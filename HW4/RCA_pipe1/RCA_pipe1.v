==> flow/design.v <==
module RCA_pipe1(F, A, B, C, D, clk);
input [3:0] A, B, C, D;
input clk;                    
output [3:0] F;
reg [15:0] L12_x1, L12_x2, L12_D, L23_x3, L23_D, L34_F;
assign  F = L34_F;
always @(posedge clk)
   begin
      L12_x1  <= #4 A + B;
      L12_x2  <=  #4 C - D;
      L12_D   <= D;
   end
always @(posedge clk)
   begin
      L23_x3     <=  #4 L12_x1 + L12_x2;
      L23_D  <=  #2 L12_D;
   end
always @(posedge clk)
   begin
     L34_F <=  #6 L23_x3 * L23_D;
   end
endmodule
Tool chain data of RCA_pipe1
What the tools print for RCA_pipe1, step after step.
Lines are those of the file above, counted from 1.
Operators: Yosys type, input widths -> output width; for muxes data width and select width s.
Cell names lack the library's common part.
{"block": "design", "top_module": "RCA_pipe1", "clock_port": "clk", "lib": "sky130hd", "pvt_corner": "tt_025C_1v80"}

Word level
Yosys after proc, flatten, opt, wreduce and memory -nomap, before mapping. Enables and synchronous resets that opt folds into registers are not counted as muxes. Memory bits, and registers merged into a memory's read port (data or address), are not among the register bits. Print and check cells are not counted. Equal cells are merged and count once.
{"block": "word_totals", "ff_bits": 38, "word_cells": 10}
{"block": "classes", "n_addsub": 3, "mul": 1}
{"block": "ops", "op": "$mul 16x4->4", "count": 1}
{"block": "ops", "op": "$add 6x5->7", "count": 1}
{"block": "ops", "op": "$add 4x4->5", "count": 1}
{"block": "ops", "op": "$sub 4x4->5", "count": 1}

Longest topological paths
Longest topological path by Yosys (ltp), each cell counted once; first at word level (registers and memories cut), then after technology mapping (sequential cells cut; the memories' decode and read muxes count).
{"block": "depth", "depth_word": 1, "abc_area": 0, "depth_mapped": 7, "mapped_depth_nobuf": 7}

Netlist
Yosys stat after the flow's synthesis: flattened, memories mapped to cells. It holds for the ABC_AREA given above (unset counts as 0); a run with the other value may have another netlist.
The area totals of this step are shown rounded.
{"block": "synth_totals", "stdcells": 84, "yosys_area_um2": 977.2, "ff_cells": 24}
{"block": "by_type", "type": "dfxtp_1", "count": 24}
{"block": "by_type", "type": "ha_1", "count": 13}
{"block": "by_type", "type": "xnor2_1", "count": 12}
{"block": "by_type", "type": "fa_1", "count": 3}
{"block": "by_type", "type": "inv_1", "count": 13}
{"block": "by_type", "type": "xor2_1", "count": 3}
{"block": "by_type", "type": "a21o_1", "count": 3}
{"block": "by_type", "type": "and2_2", "count": 3}
{"block": "by_type", "type": "and2_1", "count": 3}
{"block": "by_type", "type": "a21oi_1", "count": 3}
{"block": "by_type", "type": "nand2_1", "count": 4}

Path before layout
OpenSTA on the mapped netlist: ideal clock, no wires. The path of least setup slack (recovery checks aside). Input and output delay are each 20% of the period. Register names are those of the netlist, which keeps one name where synthesis merged equal registers.
{"block": "synth_timing", "path_kind": "register -> register", "from": "register L23_D[2]", "to": "register L34_F[3]", "period_ps": 2020, "setup_ps": 72, "arrival_ps": 1657, "required_ps": 1948, "path_slack_ps": 291, "path_delay_ps": 1729, "driving_pins": 8, "path_buffers": 0, "period_less_setup_slack_ps": 1729}
"path_delay_ps" is the arrival time less input delay plus setup time.
"driving_pins" counts driving pins, that of a launching flip-flop among them; a cell with two outputs on the path counts twice.
"period_less_setup_slack_ps" is the clock period less the worst setup slack; recovery checks do not enter. This is arithmetic on one report: input and output delays are still those of the set period (20% each).
The rows between start and end are the longest chain of elaborated cells between them; the timing report does not say that the signal goes this way. Where chains are equally long, one stands for them.
Each line given opens the expression or statement behind the cell; cells for indexed reads and writes are added by Yosys, which also makes memories of some case tables.
{"block": "synth_via", "cell_sequence": "dfxtp_1 -> and2_2 -> ha_1 -> ha_1 -> ha_1 -> xnor2_1 -> xnor2_1 -> xnor2_1", "elab_chain_cells": 1, "cells_between": 1, "cone_lines": 1}
{"block": "synth_lines", "element": "start, assigned", "line_no": 16, "text": "L23_D  <=  #2 L12_D;"}
{"block": "synth_lines", "element": "$mul 16x4->4", "line_no": 20, "text": "L34_F <=  #6 L23_x3 * L23_D;"}
{"block": "synth_lines", "element": "end, assigned", "line_no": 20}
{"block": "synth_lines", "element": "end, declared", "line_no": 5, "text": "reg [15:0] L12_x1, L12_x2, L12_D, L23_x3, L23_D, L34_F;"}

Timing after layout
Path of least setup slack in the final report of run 1 (OpenROAD, finished layout, wires in). Where an end is a register, its clock arrival counts in the times.
The path's times are printed in steps of 10 ps; the period is the one set.
{"block": "layout_timing", "path_kind": "register -> register", "from": "register L23_x3[0]", "to": "register L34_F[3]", "period_ps": 2310, "setup_ps": 60, "arrival_ps": 2180, "required_ps": 2570, "path_slack_ps": 380, "driving_pins": 8, "path_buffers": 0}
The rows between start and end are the longest chain of elaborated cells between them; the timing report does not say that the signal goes this way. Where chains are equally long, one stands for them.
{"block": "layout_via", "cell_sequence": "dfxtp_1 -> and2_2 -> ha_1 -> ha_1 -> ha_1 -> xnor2_1 -> xnor2_1 -> xnor2_1", "elab_chain_cells": 1, "cells_between": 1, "cone_lines": 1}
{"block": "layout_lines", "element": "start, declared", "line_no": 5, "text": "reg [15:0] L12_x1, L12_x2, L12_D, L23_x3, L23_D, L34_F;"}
{"block": "layout_lines", "element": "start, assigned", "line_no": 15, "text": "L23_x3     <=  #4 L12_x1 + L12_x2;"}
{"block": "layout_lines", "element": "$mul 16x4->4", "line_no": 20, "text": "L34_F <=  #6 L23_x3 * L23_D;"}
{"block": "layout_lines", "element": "end, assigned", "line_no": 20}
{"block": "layout_lines", "element": "end, declared", "line_no": 5}

Measured data: module RCA_pipe1, platform sky130hd, 2 stored runs of the flow under differing settings, order arbitrary. Input and output delays are each 20% of the period that was set; the output load is 0.01 pF.
"worst_setup_path_time_ps" means the part of the period allowed to the worst setup path (the constraints hold back 20% at inputs and 20% at outputs) less its slack; where the path has registers, the arrival times of their clocks count too.
"worst_setup_path_time_ps" is given in steps of 10 ps.
Results are given in rounded form.

Run 1
==> flow/run.sh <==
#!/bin/bash
# the make line also repeats the synthesis and layout settings of config.mk as NAME=value (left out here)
make -C /OpenROAD-flow-scripts/flow DESIGN_CONFIG=/design/flow/config.mk WORK_HOME=/design/flow/orfs CLKGATE_MAP_FILE= finish
==> flow/config.mk <==
export PLATFORM = sky130hd
export DESIGN_NAME = RCA_pipe1
export DESIGN_NICKNAME = RCA_pipe1
export VERILOG_FILES = /design/flow/design.v
export SDC_FILE = /design/flow/constraint.sdc
export NUM_CORES = 4
export LEC_CHECK = 0
export CAP_MARGIN = 30
export CORE_MARGIN = 8
export CORE_UTILIZATION = 66
export GPL_ROUTABILITY_DRIVEN = 1
export GPL_TIMING_DRIVEN = 1
export PLACE_DENSITY = 0.9
export SETUP_SLACK_MARGIN = -0.22
export SLEW_MARGIN = 20
==> flow/constraint.sdc <==
create_clock -name core_clock -period 2.31 [get_ports {clk}]
set_input_delay 0.4620 -clock core_clock [delete_from_list [all_inputs] [get_ports {clk}]]
set_output_delay 0.4620 -clock core_clock [all_outputs]
set_load 0.01 [all_outputs]

==> results of run 1, as JSON <==
{
  "ys_area_um2": 977.2,
  "die_footprint_um2": 2968,
  "cell_area_final_um2": 1234,
  "util_pct": 84.9,
  "timing.setup.ws_ps": 381,
  "final_setup_tns_ps": 0,
  "holdWs_ps": 342,
  "worst_setup_path_time_ps": 1930,
  "critical_path_type": "register -> register"
}

Run 2
==> flow/run.sh <==
#!/bin/bash
# the make line also repeats the synthesis and layout settings of config.mk as NAME=value (left out here)
make -C /OpenROAD-flow-scripts/flow DESIGN_CONFIG=/design/flow/config.mk WORK_HOME=/design/flow/orfs CLKGATE_MAP_FILE= finish
==> flow/config.mk <==
export PLATFORM = sky130hd
export DESIGN_NAME = RCA_pipe1
export DESIGN_NICKNAME = RCA_pipe1
export VERILOG_FILES = /design/flow/design.v
export SDC_FILE = /design/flow/constraint.sdc
export NUM_CORES = 4
export LEC_CHECK = 0
export CAP_MARGIN = 20
export CELL_PAD_IN_SITES_GLOBAL_PLACEMENT = 3
export CORE_MARGIN = 2
export CORE_UTILIZATION = 47
export GPL_ROUTABILITY_DRIVEN = 0
export PLACE_DENSITY_LB_ADDON = 0.04
export SETUP_SLACK_MARGIN = 0.29
export SLEW_MARGIN = 5
==> flow/constraint.sdc <==
create_clock -name core_clock -period 3.3 [get_ports {clk}]
set_input_delay 0.6600 -clock core_clock [delete_from_list [all_inputs] [get_ports {clk}]]
set_output_delay 0.6600 -clock core_clock [all_outputs]
set_load 0.01 [all_outputs]

==> results of run 2, as JSON <==
{
  "outcome": "stopped before the end: placement reported FLW-0024"
}
